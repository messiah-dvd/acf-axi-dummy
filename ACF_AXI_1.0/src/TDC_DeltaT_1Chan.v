==> flow/design.v <==
`timescale 1ns / 1ps
module TDC_DeltaT_1Chan #(parameter WORDSIZE=16,parameter CNTSIZE=38)(
    input CH1,
    input [CNTSIZE-1:0] cnt,
    input clk,
    input rst,
    output [WORDSIZE-1:0] outData,
    output wrEn
    );
    reg [CNTSIZE-1:0] last1_d,last1_q;  
    reg wrEn_d,wrEn_q;  
    reg [WORDSIZE-1:0] outData_d,outData_q;  
    assign outData = outData_q;
    assign wrEn = wrEn_q;
   always @(posedge clk) begin
        if (rst) begin
            wrEn_d <=0;
            last1_d <=0;
            outData_d <=0;
        end else begin
            wrEn_d <= CH1;
            if (CH1) begin
                last1_d <= cnt;
                outData_d <= cnt-last1_q;
            end   
        end
        outData_q <= outData_d;
        last1_q <= last1_d;
        wrEn_q <= wrEn_d;
    end
endmodule
# Step by step through the tools: TDC_DeltaT_1Chan
# The steps from the RTL of TDC_DeltaT_1Chan to its reports follow in flow order.
# Lines are those of the file above, counted from 1.
# Operators: Yosys type, input widths -> output width; for muxes data width and select width s.
# Cell names lack the library's common part.
# Not given: -
dict set report design {
  top_module {TDC_DeltaT_1Chan}
  clk_port {clk}
  library {sky130hd}
  corner {tt_025C_1v80}
}

# Word level
# Counts by Yosys on the flattened word-level netlist (proc, flatten, opt, wreduce; memories kept). Register bits leave out memories and registers merged into their read ports (data or address); mux counts leave out enables and synchronous resets folded into registers. Print and check cells are left out. Cells with the same type and inputs are merged into one.
dict set report word_totals {
  ff_bits 66
  in_bits 41
  out_inout_bits 17
  word_cells 7
}
dict set report op_classes {
  addsub 1
}
# operator n
set ops {}
lappend ops {{$sub 16x16->16} 1}

# Longest topological paths
# Longest topological path by Yosys (ltp), each cell counted once; first at word level (registers and memories cut), then after technology mapping (sequential cells cut; the memories' decode and read muxes count).
dict set report depth {
  word_depth 1
  abc_area 0
  depth_mapped 9
  depth_no_buf 9
}

# Netlist
# Source: synth_stat.txt of the flow (Yosys; design flattened, memories mapped). It holds for the ABC_AREA given above (unset counts as 0); a run with the other value may have another netlist.
dict set report synth_totals {
  cell_count 242
  mapped_area_mm2 0.0025412
  sequential_area_mm2 0.0013213
  flip_flops 66
  buffers 7
}
# cell_type n type_area_um2
set by_type {}
lappend by_type {dfxtp_1 66 1.32E+03}
lappend by_type {ha_1 15 187.68}
lappend by_type {mux2i_1 18 180.173}
lappend by_type {nor2_1 33 123.869}
lappend by_type {a22o_1 8 70.067}
lappend by_type {xnor2_1 8 70.067}
lappend by_type {inv_1 18 67.565}
lappend by_type {o21ai_0 10 50.048}
lappend by_type {a21oi_1 9 45.043}
lappend by_type {a211oi_1 5 37.536}
lappend by_type {a21o_1 4 30.029}
lappend by_type {o21a_1 4 30.029}
lappend by_type {o41ai_4 1 27.526}
lappend by_type {clkbuf_1 7 26.275}
lappend by_type {a32o_1 2 20.019}
lappend by_type {fa_1 1 20.019}
lappend by_type {or3_1 3 18.768}
lappend by_type {o31a_1 2 17.517}
# Not listed: further types 20, cells in them 28.

# Worst setup path after synthesis
# Path of least setup slack by OpenSTA after synthesis, without wires, with an ideal clock, recovery checks aside; 20% of the period is set as input and as output delay. Where synthesis merged equal registers, the netlist keeps one of their names.
dict set report synth_path {
  path_kind {input to register}
  from {input cnt[0]}
  to {register outData_d[10]}
  period_ps 2500
  launch_ps 500
  t_arrival_ps 2222
  required_ps 2383
  path_slack_ps 160
  path_delay_ps 1839
  path_stages 8
  path_buffers 0
  period_less_setup_slack_ps 2340
}
# "path_delay_ps" is the arrival time less input delay plus setup time.
# "path_stages" counts driving pins, that of a launching flip-flop among them; a cell with two outputs on the path counts twice.
# "period_less_setup_slack_ps" is the clock period less the worst setup slack; recovery checks do not enter. This is arithmetic on one report: input and output delays are still those of the set period (20% each).
# The rows between start and end are the longest chain of elaborated cells between them; the timing report does not say that the signal goes this way. Where chains are equally long, one stands for them.
# Each line given opens the expression or statement behind the cell; cells for indexed reads and writes are added by Yosys, which also makes memories of some case tables.
dict set report synth_via {
  cell_sequence {inv_1 ha_1 fa_1 nor2b_4 o31a_1 o31a_1 or3_2 a32o_1}
  elab_chain_cells 1
  cone_cells 1
  cone_classes {add/sub (1)}
}
# item line
set synth_lines {}
lappend synth_lines {{from (decl)} 4} ;# input [CNTSIZE-1:0] cnt,
lappend synth_lines {{$sub 16x16->16} 24} ;# outData_d <= cnt-last1_q;
lappend synth_lines {{to (assign)} 19} ;# outData_d <=0;
lappend synth_lines {{to (assign)} 24}
lappend synth_lines {{to (decl)} 12} ;# reg [WORDSIZE-1:0] outData_d,outData_q;

# Timing after layout
# Path of least setup slack in the final report of job 1 (OpenROAD, finished layout, wires in). Where an end is a register, its clock arrival counts in the times.
# The path's times are printed in steps of 10 ps; the period is the one set.
dict set report layout_path {
  path_kind {input to register}
  from {input cnt[0]}
  to {register outData_d[10]}
  period_ps 3510
  launch_ps 700
  t_arrival_ps 2990
  required_ps 3740
  path_slack_ps 750
  path_stages 9
  path_buffers 1
}
# The rows between start and end are the longest chain of elaborated cells between them; the timing report does not say that the signal goes this way. Where chains are equally long, one stands for them.
dict set report layout_via {
  cell_sequence {clkdlybuf4s50_1 inv_1 ha_1 fa_1 nor2b_4 o31a_1 o31a_1 or3_2 a32o_1}
  elab_chain_cells 1
  cone_cells 1
  cone_classes {add/sub (1)}
}
# item line
set layout_lines {}
lappend layout_lines {{from (decl)} 4} ;# input [CNTSIZE-1:0] cnt,
lappend layout_lines {{$sub 16x16->16} 24} ;# outData_d <= cnt-last1_q;
lappend layout_lines {{to (assign)} 19} ;# outData_d <=0;
lappend layout_lines {{to (assign)} 24}
lappend layout_lines {{to (decl)} 12} ;# reg [WORDSIZE-1:0] outData_d,outData_q;

Subject: TDC_DeltaT_1Chan on sky130hd, stored results

Hello all,

Module TDC_DeltaT_1Chan, platform sky130hd: 2 stored runs of the flow (Yosys, OpenROAD) with differing settings, in no particular order. Input and output delays are each 20% of the period that was set; the output load is 0.01 pF.
"achievedPeriod_ps" = clock period - worst setup slack. The figure is calculated, with input and output delays left at 20% of the set period.
"worstPathTime_ps" = time allowed to the worst setup path (clock period - input delay - output delay, where it has them) - its slack; a late launch clock adds to it, a late capture clock takes from it.
By "fin_power_uw" is meant OpenSTA's value without simulated activity: inputs other than the clock are taken to toggle once in ten clock periods, and the tool carries that through the logic.
"worstPathTime_ps" is known to 10 ps.

# job 1
==> flow/run.sh <==
#!/bin/bash
# the make line also repeats the synthesis and layout settings of config.mk as NAME=value (left out here)
make -C /OpenROAD-flow-scripts/flow DESIGN_CONFIG=/design/flow/config.mk WORK_HOME=/design/flow/orfs CLKGATE_MAP_FILE= finish
==> flow/config.mk <==
export PLATFORM = sky130hd
export DESIGN_NAME = TDC_DeltaT_1Chan
export DESIGN_NICKNAME = TDC_DeltaT_1Chan
export VERILOG_FILES = /design/flow/design.v
export SDC_FILE = /design/flow/constraint.sdc
export NUM_CORES = 4
export LEC_CHECK = 0
export CAP_MARGIN = 20
export CORE_MARGIN = 2
export CORE_UTILIZATION = 40
export SLEW_MARGIN = 20
==> flow/constraint.sdc <==
create_clock -name core_clock -period 3.51 [get_ports {clk}]
set_input_delay 0.7020 -clock core_clock [delete_from_list [all_inputs] [get_ports {clk}]]
set_output_delay 0.7020 -clock core_clock [all_outputs]
set_load 0.01 [all_outputs]

==> job 1: results <==
synth_area_mm2=0.0025412
design.die.area_mm2=0.0070065
post_route_stdcell_area_mm2=0.0031781
finish.utilization_pct=50.9
ws_setup_ps=753
setup_tns_ps=0
timing.hold.ws_ps=329
fin_power_uw=1733
achievedPeriod_ps=2757
worstPathTime_ps=2050
worstPathKind="input to register"

# job 2
==> flow/run.sh <==
#!/bin/bash
# the make line also repeats the synthesis and layout settings of config.mk as NAME=value (left out here)
make -C /OpenROAD-flow-scripts/flow DESIGN_CONFIG=/design/flow/config.mk WORK_HOME=/design/flow/orfs CLKGATE_MAP_FILE= finish
==> flow/config.mk <==
export PLATFORM = sky130hd
export DESIGN_NAME = TDC_DeltaT_1Chan
export DESIGN_NICKNAME = TDC_DeltaT_1Chan
export VERILOG_FILES = /design/flow/design.v
export SDC_FILE = /design/flow/constraint.sdc
export NUM_CORES = 4
export LEC_CHECK = 0
export ABC_AREA = 1
export CAP_MARGIN = 20
export CORE_MARGIN = 2
export CORE_UTILIZATION = 45
export PLACE_DENSITY_LB_ADDON = 0.15
export SLEW_MARGIN = 5
==> flow/constraint.sdc <==
create_clock -name core_clock -period 2.6 [get_ports {clk}]
set_input_delay 0.5200 -clock core_clock [delete_from_list [all_inputs] [get_ports {clk}]]
set_output_delay 0.5200 -clock core_clock [all_outputs]
set_load 0.01 [all_outputs]

==> job 2: results <==
synth_area_mm2=0.002889
design.die.area_mm2=0.007077
post_route_stdcell_area_mm2=0.0035109
finish.utilization_pct=55.9
ws_setup_ps=465
setup_tns_ps=0
timing.hold.ws_ps=329
fin_power_uw=2498
achievedPeriod_ps=2135
worstPathTime_ps=1620
worstPathKind="input to register"

Thanks
